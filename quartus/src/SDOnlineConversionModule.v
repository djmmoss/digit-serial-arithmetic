==> flow/design.v <==
module MuxLeftShiftModule(
    input [14:0] io_in,
    input [14:0] io_shiftAmount,
    output[14:0] io_o
);
  wire[14:0] T10;
  wire[45:0] fourShift;
  wire[45:0] T11;
  wire[29:0] threeShift;
  wire[29:0] T12;
  wire[21:0] twoShift;
  wire[21:0] T13;
  wire[17:0] oneShift;
  wire[17:0] T14;
  wire[15:0] zeroShift;
  wire[15:0] T15;
  wire[15:0] T0;
  wire T1;
  wire[17:0] T2;
  wire T3;
  wire[21:0] T4;
  wire T5;
  wire[29:0] T6;
  wire T7;
  wire[45:0] T8;
  wire T9;
  assign io_o = T10;
  assign T10 = fourShift[4'he:1'h0];
  assign fourShift = T9 ? T8 : T11;
  assign T11 = {16'h0, threeShift};
  assign threeShift = T7 ? T6 : T12;
  assign T12 = {8'h0, twoShift};
  assign twoShift = T5 ? T4 : T13;
  assign T13 = {4'h0, oneShift};
  assign oneShift = T3 ? T2 : T14;
  assign T14 = {2'h0, zeroShift};
  assign zeroShift = T1 ? T0 : T15;
  assign T15 = {1'h0, io_in};
  assign T0 = io_in << 1'h1;
  assign T1 = io_shiftAmount[1'h0:1'h0];
  assign T2 = zeroShift << 2'h2;
  assign T3 = io_shiftAmount[1'h1:1'h1];
  assign T4 = oneShift << 3'h4;
  assign T5 = io_shiftAmount[2'h2:2'h2];
  assign T6 = twoShift << 4'h8;
  assign T7 = io_shiftAmount[2'h3:2'h3];
  assign T8 = threeShift << 5'h10;
  assign T9 = io_shiftAmount[3'h4:3'h4];
endmodule
module SDOnlineConversionModule(input clk, input reset,
    input [1:0] io_a,
    input  io_start,
    output[13:0] io_o
);
  wire[14:0] T13;
  wire[13:0] inCounter;
  wire[13:0] T0;
  reg [13:0] counter;
  wire[13:0] T14;
  wire[14:0] nextQ;
  wire[14:0] T1;
  wire[14:0] T2;
  wire[14:0] T3;
  wire[13:0] inQM;
  reg [13:0] qm;
  wire[13:0] T15;
  wire[14:0] T16;
  wire[14:0] nextQM;
  wire[14:0] T4;
  wire[14:0] T5;
  wire[14:0] T6;
  wire[14:0] T7;
  wire[14:0] T8;
  wire[13:0] inQ;
  reg [13:0] q;
  wire[13:0] T17;
  wire[14:0] T18;
  wire negOne;
  wire[14:0] T9;
  wire zero;
  wire T10;
  wire T11;
  wire[14:0] T12;
  wire one;
  wire[13:0] T19;
  wire[14:0] MuxLeftShiftModule_io_o;
  assign T13 = {1'h0, inCounter};
  assign inCounter = io_start ? 14'hb : T0;
  assign T0 = counter - 14'h1;
  assign T14 = reset ? 14'hc : inCounter;
  assign nextQ = one ? T12 : T1;
  assign T1 = zero ? T9 : T2;
  assign T2 = negOne ? T3 : 15'h0;
  assign T3 = {inQM, 1'h1};
  assign inQM = io_start ? 14'h0 : qm;
  assign T15 = T16[4'hd:1'h0];
  assign T16 = reset ? 15'h0 : nextQM;
  assign nextQM = one ? T8 : T4;
  assign T4 = zero ? T7 : T5;
  assign T5 = negOne ? T6 : 15'h0;
  assign T6 = {inQM, 1'h0};
  assign T7 = {inQM, 1'h1};
  assign T8 = {inQ, 1'h0};
  assign inQ = io_start ? 14'h0 : q;
  assign T17 = T18[4'hd:1'h0];
  assign T18 = reset ? 15'h0 : nextQ;
  assign negOne = io_a == 2'h1;
  assign T9 = {inQ, 1'h0};
  assign zero = T11 & T10;
  assign T10 = one ^ 1'h1;
  assign T11 = negOne ^ 1'h1;
  assign T12 = {inQ, 1'h1};
  assign one = io_a == 2'h2;
  assign io_o = T19;
  assign T19 = MuxLeftShiftModule_io_o[4'hd:1'h0];
  MuxLeftShiftModule MuxLeftShiftModule(
       .io_in( nextQ ),
       .io_shiftAmount( T13 ),
       .io_o( MuxLeftShiftModule_io_o )
  );
  always @(posedge clk) begin
    if(reset) begin
      counter <= 14'hc;
    end else if(io_start) begin
      counter <= 14'hb;
    end else begin
      counter <= T0;
    end
    qm <= T15;
    q <= T17;
  end
endmodule
# --- From RTL to reports: SDOnlineConversionModule ---
# Tool output for the design above, in the order of the flow.
# Lines are those of the file above, counted from 1.
# Library cell names are shortened.
design:
  top_module: "SDOnlineConversionModule"
  clk_port: "clk"
  library: "sky130hd"
  corner: "tt_025C_1v80"

# --- Word-level counts ---
# Source: Yosys, flattened and elaborated, memories not mapped. Widths are those after wreduce. Registers that Yosys merges into a memory's read port (data or address) are not register bits. Print and check cells do not count. Equal cells are merged and count once.
bits:
  in_bits: 5
  ramBits: 0
  n_memories: 0
  mem_bits_ro: 0
  out_inout_bits: 14
  regBits: 40
  latchBits: 0
  clocked_rd_ports_x_width: 0
op_classes:
  compare: 0
  n_logic: 3
  mul: 0
  eq_ne: 2
  reduce_and_logical: 2
  n_addsub: 1
  shift: 0
  n_mux: 14
  div_mod_pow: 0
ops:
  columns: ["operator", "n"]
  rows:
  - ["14-bit two-way mux", 8]
  - ["13-bit two-way mux", 5]
  - ["14-bit by 1-bit subtractor with 14-bit output with constant B", 1]
  - ["5-bit two-way mux", 1]
  - ["2-bit OR reduction", 2]
  - ["1-bit inverter", 2]
  - ["2-bit by 1-bit == test with 1-bit output with constant B", 1]
  - ["2-bit == test with constant B", 1]
  - ["1-bit bitwise AND", 1]

# --- Depth ---
# Longest topological path by Yosys (ltp), each cell counted once; first at word level (registers and memories cut), then after technology mapping (sequential cells cut; the memories' decode and read muxes count).
depth:
  word_depth: 10
  abc_area: 0
  mapped_depth: 9
  depth_no_buf: 7

# --- Synthesis result ---
# Yosys stat after the flow's synthesis: flattened, memories mapped to cells. It holds for the ABC_AREA given above (unset counts as 0); a run with the other value may have another netlist.
# Totals and module areas in this step are rounded.
mapped:
  cells: 254
  buffers: 19
  seqArea_um2: 620
  area_um2: 2100
  ff_cells: 31
types:
  columns: ["cell", "n"]
  rows:
  - ["dfxtp_1", 31]
  - ["mux4_2", 8]
  - ["nor2_1", 37]
  - ["o21ai_0", 17]
  - ["a22oi_1", 11]
  - ["nand2_1", 18]
  - ["nor2b_1", 9]
  - ["o21a_1", 7]
  - ["o21ai_1", 10]
  - ["a21oi_1", 8]
  - ["clkbuf_1", 10]
  - ["ha_1", 3]
  - ["buf_6", 3]
  - ["inv_1", 9]
  - ["o211ai_1", 4]
  - ["a32oi_1", 3]
  - ["o2111ai_1", 3]
  - ["a31oi_1", 4]
# Other cell types: 38; their cells: 59.
# The figures by module come from a second, unflattened synthesis with its own total; it is not the netlist above.
unflattened:
  hier_cells: 286
  area_unflattened_um2: 2400
# Rows give one instance, submodules left out.
modules:
  columns: ["mod", "seq_area_um2", "cells", "area_um2", "instances"]
  rows:
  - ["SDOnlineConversionModule", 840, 217, 1800, 1]
  - ["MuxLeftShiftModule", 0.0, 69, 590, 1]

# --- Path before layout ---
# Path of least setup slack by OpenSTA after synthesis, without wires, with an ideal clock, recovery checks aside; 20% of the period is set as input and as output delay. Where synthesis merged equal registers, the netlist keeps one of their names.
synth_timing:
  path_kind: "input-to-output"
  startpoint: "input port io_a[0]"
  endpoint: "output port io_o[12]"
  arrival_ns: 2.487
  in_delay_ns: 0.798
  slack_ns: 0.705
  n_path_buf: 1
  stages: 8
  required_time_ns: 3.192
  clock_period_ns: 3.99
  delay_ns: 1.689
  output_delay_ns: 0.798
  period_less_setup_slack_ns: 3.285
# "delay_ns" = arrival - input delay + setup time.
# At an output port there is no setup time.
# "stages" counts driving pins, that of a launching flip-flop among them; a cell with two outputs on the path counts twice.
# "period_less_setup_slack_ns" = period - worst setup slack (recovery checks aside). The figure is calculated, with input and output delays left at 20% of the set period.
# Between the ends stands the longest chain of elaborated cells between them, by number of cells; it is not shown to be the way that was timed. Of several equally long chains one is given.
# Each line given opens the expression or statement behind the cell; cells for indexed reads and writes are added by Yosys, which also makes memories of some case tables.
synth_between:
  cell_sequence: "inv_1 ha_1 or2_4 buf_6 o211a_1 a2111oi_0 a31oi_1 a41oi_1"
  elab_chain_cells: 10
  cells_between: 13
  cone_classes: "eq/ne (2); mux (8); logic (3)"
synth_rtl:
  columns: ["item", "line", "rtl"]
  rows:
  - ["start: declaration", 51, "input [1:0] io_a,"]
  - ["2-bit by 1-bit == test with 1-bit output", 107, "assign negOne = io_a == 2'h1;"]
  - ["1-bit inverter", null, null]
  - ["1-bit bitwise AND", 109, "assign zero = T11 & T10;"]
  - ["14-bit two-way mux", 92, "assign T1 = zero ? T9 : T2;"]
  - ["14-bit two-way mux", 91, "assign nextQ = one ? T12 : T1;"]
  - ["14-bit two-way mux", 37, "assign zeroShift = T1 ? T0 : T15;"]
  - ["14-bit two-way mux", 35, "assign oneShift = T3 ? T2 : T14;"]
  - ["14-bit two-way mux", 33, "assign twoShift = T5 ? T4 : T13;"]
  - ["14-bit two-way mux", 31, "assign threeShift = T7 ? T6 : T12;"]
  - ["14-bit two-way mux", 29, "assign fourShift = T9 ? T8 : T11;"]
  - ["end: declaration", 53, "output[13:0] io_o"]
# Nets of the timed path that keep an RTL name, with a line that drives or declares them; the list need not be complete.
synth_named_nets:
  columns: ["net", "line"]
  rows:
  - ["zero", 109]

# --- Worst path after layout ---
# Path of least setup slack in the final report of entry B (OpenROAD, finished layout, wires in). Where an end is a register, its clock arrival counts in the times.
layout_timing:
  path_kind: "input-to-output"
  startpoint: "input port io_a[0]"
  endpoint: "output port io_o[10]"
  clock_period_ns: 3.53
  in_delay_ns: 0.71
  output_delay_ns: 0.71
  slack_ns: 0.25
  required_time_ns: 2.82
  n_path_buf: 2
  stages: 9
  arrival_ns: 2.58
# Between the ends stands the longest chain of elaborated cells between them, by number of cells; it is not shown to be the way that was timed. Of several equally long chains one is given.
layout_between:
  cell_sequence: "buf_8 inv_4 ha_4 and4bb_2 or2_4 mux4_2 a32oi_1 o21ai_1 buf_2"
  elab_chain_cells: 10
  cells_between: 13
  cone_classes: "eq/ne (2); mux (8); logic (3)"
layout_rtl:
  columns: ["item", "line", "rtl"]
  rows:
  - ["start: declaration", 51, "input [1:0] io_a,"]
  - ["2-bit by 1-bit == test with 1-bit output", 107, "assign negOne = io_a == 2'h1;"]
  - ["1-bit inverter", null, null]
  - ["1-bit bitwise AND", 109, "assign zero = T11 & T10;"]
  - ["14-bit two-way mux", 92, "assign T1 = zero ? T9 : T2;"]
  - ["14-bit two-way mux", 91, "assign nextQ = one ? T12 : T1;"]
  - ["14-bit two-way mux", 37, "assign zeroShift = T1 ? T0 : T15;"]
  - ["14-bit two-way mux", 35, "assign oneShift = T3 ? T2 : T14;"]
  - ["14-bit two-way mux", 33, "assign twoShift = T5 ? T4 : T13;"]
  - ["14-bit two-way mux", 31, "assign threeShift = T7 ? T6 : T12;"]
  - ["14-bit two-way mux", 29, "assign fourShift = T9 ? T8 : T11;"]
  - ["end: declaration", 53, "output[13:0] io_o"]
# Nets of the timed path that keep an RTL name, with a line that drives or declares them; the list need not be complete.
layout_named_nets:
  columns: ["net", "line"]
  rows:
  - ["zero", 109]

Memo
Re: implementation data of SDOnlineConversionModule

Stored flow runs of SDOnlineConversionModule (2 of them; Yosys, OpenROAD, sky130hd). They differ in their settings and are not a sequence. Constraints: input delay and output delay 20% of the set period each, output load 0.01 pF.
"achieved_clock_period_ns" is the run's clock period less its worst setup slack. It is reckoned from that one timing run; input and output delays stay at 20% of the period that was set.
"worst_setup_path_time_ns" is the time allowed to the run's worst setup path (the clock period less input and output delay, where it has them) less its slack. Clock arrival times count: a late capture clock shortens it, a late launch clock lengthens it.
Values from the reports are rounded here.

--- entry A ---
==> flow/run.sh <==
#!/bin/bash
# the make line also repeats the synthesis and layout settings of config.mk as NAME=value (left out here)
make -C /OpenROAD-flow-scripts/flow DESIGN_CONFIG=/design/flow/config.mk WORK_HOME=/design/flow/orfs CLKGATE_MAP_FILE= finish
==> flow/config.mk <==
export PLATFORM = sky130hd
export DESIGN_NAME = SDOnlineConversionModule
export DESIGN_NICKNAME = SDOnlineConversionModule
export VERILOG_FILES = /design/flow/design.v
export SDC_FILE = /design/flow/constraint.sdc
export NUM_CORES = 4
export LEC_CHECK = 0
export CAP_MARGIN = 20
export CELL_PAD_IN_SITES_DETAIL_PLACEMENT = 1
export CORE_ASPECT_RATIO = 1.28
export CORE_MARGIN = 2
export CORE_UTILIZATION = 65
export CTS_CLUSTER_DIAMETER = 295
export GPL_TIMING_DRIVEN = 0
export MAX_ROUTING_LAYER = met5
export PLACE_DENSITY_LB_ADDON = 0.3
export SETUP_SLACK_MARGIN = -0.1
export SLEW_MARGIN = 20
==> flow/constraint.sdc <==
create_clock -name core_clock -period 3.34 [get_ports {clk}]
set_input_delay 0.6680 -clock core_clock [delete_from_list [all_inputs] [get_ports {clk}]]
set_output_delay 0.6680 -clock core_clock [all_outputs]
set_load 0.01 [all_outputs]

==> results, as YAML <==
outcome: "unfinished; error DPL-0033 in placement"

--- entry B ---
==> flow/run.sh <==
#!/bin/bash
# the make line also repeats the synthesis and layout settings of config.mk as NAME=value (left out here)
make -C /OpenROAD-flow-scripts/flow DESIGN_CONFIG=/design/flow/config.mk WORK_HOME=/design/flow/orfs CLKGATE_MAP_FILE= finish
==> flow/config.mk <==
export PLATFORM = sky130hd
export DESIGN_NAME = SDOnlineConversionModule
export DESIGN_NICKNAME = SDOnlineConversionModule
export VERILOG_FILES = /design/flow/design.v
export SDC_FILE = /design/flow/constraint.sdc
export NUM_CORES = 4
export LEC_CHECK = 0
export CAP_MARGIN = 20
export CORE_MARGIN = 2
export CORE_UTILIZATION = 40
export SETUP_SLACK_MARGIN = 0.42
export SLEW_MARGIN = 20
==> flow/constraint.sdc <==
create_clock -name core_clock -period 3.53 [get_ports {clk}]
set_input_delay 0.7060 -clock core_clock [delete_from_list [all_inputs] [get_ports {clk}]]
set_output_delay 0.7060 -clock core_clock [all_outputs]
set_load 0.01 [all_outputs]

==> results, as YAML <==
results:
  final_die_area_um2: 5800
  post_route_stdcell_area_um2: 2900
  setup_tns_ns: 0.000
  ws_hold_ns: 0.49
  fin_ws_ns: 0.25
  achieved_clock_period_ns: 3.282
  worst_setup_path_time_ns: 1.87
  worst_path_kind: "input-to-output"
  synth_area_um2: 2100
